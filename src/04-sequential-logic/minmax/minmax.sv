==> flow/design.v <==
module minmax (
    input logic clk,
    input logic rst,
    input int num,
    output int min,
    output int max
);
    always_ff @(posedge clk) begin
        if (rst) begin
            min <= num;              
            max <= num;
        end 
        else begin
            if (num > max) begin
                max <= num;
            end
            else if(num < min) begin
                min <= num;
            end
        end
    end
endmodule
From RTL to reports: minmax
What the tools print for minmax, step after step.
Lines are those of the file above, counted from 1.
Operators: Yosys type, input widths -> output width; for muxes data width and select width s.
Library cell names are shortened.
Not given: --
Set-up
  top: minmax
  clock input: clk
  library: sky130hd
  library corner: tt_025C_1v80

Word-level counts
Source: Yosys, flattened and elaborated, memories not mapped. Widths are those after wreduce. Registers that Yosys merges into a memory's read port (data or address) are not register bits. Print and check cells do not count. Equal cells are merged and count once.
Operators by class
  equal/unequal tests: 1
  multiplexer cells: 5
  magnitude comparators: 2
  reduce/logical cells: 3
Operator list (number)
  $mux 32: 5
  $gt 32x32->1: 1
  $lt 32x32->1: 1
  $reduce_bool 2->1: 2
  $ne 2x2->1 const B: 1
  $reduce_and 2->1: 1
Bit counts
  register bits after elaboration: 64

Logic depth
Depth = most cells in a row (Yosys ltp): at word level without a register or memory, in the mapped netlist without a sequential cell, where the memories' decode and read muxes count.
Logic depth
  depth after elaboration: 4
  ABC_AREA: 0
  depth in mapped cells: 8
  gate-level depth less buffers: 8

Netlist
The flow's flattened synthesis, as Yosys stat reports it; memories are mapped. The netlist is that of the ABC_AREA named above (0 if unset); the other value can give another one.
Totals and module areas in this step are rounded.
Synthesis totals
  area of sequential cells: 1922 um^2
  mapped cells: 292
  mapped flip-flops: 64
  buffers: 0
  chip area (Yosys): 3552 um^2
Cell types
  edfxtp_1: number 64, total area 1.92E+03 um^2
  ha_1: number 63, total area 788.256 um^2
  inv_1: number 66, total area 247.738 um^2
  a21oi_1: number 23, total area 115.11 um^2
  nand4_1: number 10, total area 62.56 um^2
  nand2_1: number 12, total area 45.043 um^2
  a21o_1: number 5, total area 37.536 um^2
  nand3_1: number 7, total area 35.034 um^2
  o21ai_0: number 6, total area 30.029 um^2
  nand4_2: number 2, total area 25.024 um^2
  nor4_1: number 3, total area 18.768 um^2
  o41ai_1: number 2, total area 17.517 um^2
  a211oi_1: number 2, total area 15.014 um^2
  o211ai_1: number 2, total area 15.014 um^2
  nor4_2: number 1, total area 12.512 um^2
  nor2_1: number 3, total area 11.261 um^2
  a2111oi_1: number 1, total area 10.01 um^2
  a221o_1: number 1, total area 10.01 um^2
Not listed: further types 19, cells in them 19.

Timing after synthesis
OpenSTA on the mapped netlist: ideal clock, no wires. The path of least setup slack (recovery checks aside). Input and output delay are each 20% of the period. Register names are those of the netlist, which keeps one name where synthesis merged equal registers.
Path after synthesis
  path type: in2reg
  start: input num[31]
  end: register max[0]
  library setup time: 0.394 ns
  data arrival time: 3.006 ns
  delay of the path: 2.432 ns
  stages: 7
  launch time at the first pin: 0.968 ns
  setup slack: 1.440 ns
  input delay: 0.968 ns
  data required time: 4.446 ns
  period: 4.84 ns
  period reached after synthesis: 3.4 ns
"delay of the path" = arrival - input delay + setup time.
"stages": output pins that drive a net of the path, with the launching flip-flop's if there is one; two outputs of one cell count as two.
"period reached after synthesis" is the clock period less the worst setup slack; recovery checks do not enter. This is arithmetic on one report: input and output delays are still those of the set period (20% each).
The rows between start and end are the longest chain of elaborated cells between them; the timing report does not say that the signal goes this way. Where chains are equally long, one stands for them.
A line is the first line of the expression or statement that the cell stems from. Yosys adds cells for indexed reads and writes and turns some case tables into memories.
Only ways into the end's enable, where the timed path ends, are counted here.
Between the ends, after synthesis
  cells stage by stage: ha_1 -> nand4_2 -> nor4_2 -> or2b_1 -> o41ai_1 -> a221o_1 -> nand2b_1
  cells in the longest elaborated chain: 2
RTL lines, path after synthesis
  start: declaration: RTL line 4  | input int num,
  $gt 32x32->1: RTL line 14  | if (num > max) begin
  $reduce_bool 2->1
  end: assignment: RTL line 11  | max <= num;
  end: assignment: RTL line 15  | max <= num;
  end: declaration: RTL line 6  | output int max

Path in the finished layout
From the final timing report of flow run 1: the path of least setup slack in the routed layout; clock arrival at registers is part of the times.
Path after layout
  path type: in2reg
  start: input num[31]
  end: register max[4]
  input delay: 1.01 ns
  library setup time: 0.29 ns
  stages: 9
  data arrival time: 3.77 ns
  launch time at the first pin: 1.01 ns
  data required time: 5.11 ns
  period: 5.07 ns
  setup slack: 1.34 ns
The rows between start and end are the longest chain of elaborated cells between them; the timing report does not say that the signal goes this way. Where chains are equally long, one stands for them.
Only ways into the end's enable, where the timed path ends, are counted here.
Between the ends, after layout
  cells stage by stage: clkdlybuf4s50_1 -> ha_1 -> nand4_2 -> nor4_2 -> or2b_1 -> o41ai_1 -> a221o_1 -> nand2b_1 -> buf_12
  cells in the longest elaborated chain: 2
RTL lines, path after layout
  start: declaration: RTL line 4  | input int num,
  $gt 32x32->1: RTL line 14  | if (num > max) begin
  $reduce_bool 2->1
  end: assignment: RTL line 11  | max <= num;
  end: assignment: RTL line 15  | max <= num;
  end: declaration: RTL line 6  | output int max

Ticket comment

Design minmax on sky130hd. What follows are 2 stored runs of the flow, each under its own settings; their order means nothing. The constraints put input and output delay at 20% of the set period each and load the outputs with 0.01 pF.
"clock period reached" is the run's clock period less its worst setup slack. It is reckoned from that one timing run; input and output delays stay at 20% of the period that was set.
By "time of the worst setup path" is meant the share of the clock period that the worst setup path is allowed (20% is reserved at inputs, 20% at outputs), minus its slack. Clock arrival times at its registers enter into it.
"total power after layout": no workload was simulated; the value follows from the tool's default switching activity.
The measured numbers are rounded.

==> flow run 1: settings <==
{ "period_ns": 5.07, "CORE_UTILIZATION": 52, "PLACE_DENSITY_LB_ADDON": 0.14, "CORE_ASPECT_RATIO": 0.72, "GPL_ROUTABILITY_DRIVEN": 0, "CTS_CLUSTER_DIAMETER": 207, "SLEW_MARGIN": 15, "MAX_ROUTING_LAYER": "met5", "CAP_MARGIN": 20, "CORE_MARGIN": 2 }
==> flow run 1: results <==
area of the synthesized netlist: 3552 um^2
lowest setup slack: 1.342 ns
post-route utilization: 74.1%
time of the worst setup path: 2.71 ns
worst path kind: in2reg
total negative setup slack: 0.000 ns
standard-cell area after layout: 4893 um^2
die size: 7517 um^2
clock period reached: 3.728 ns
worst hold slack after layout: 1.309 ns
total power after layout: 1.655 mW

==> flow run 2: settings <==
{ "period_ns": 4.06, "CAP_MARGIN": 20, "CORE_MARGIN": 2, "CORE_UTILIZATION": 40, "SLEW_MARGIN": 20 }
==> flow run 2: results <==
area of the synthesized netlist: 3552 um^2
lowest setup slack: 0.878 ns
post-route utilization: 56.1%
time of the worst setup path: 2.37 ns
worst path kind: in2reg
total negative setup slack: 0.000 ns
standard-cell area after layout: 4868 um^2
die size: 9650 um^2
clock period reached: 3.182 ns
worst hold slack after layout: 1.129 ns
total power after layout: 1.967 mW
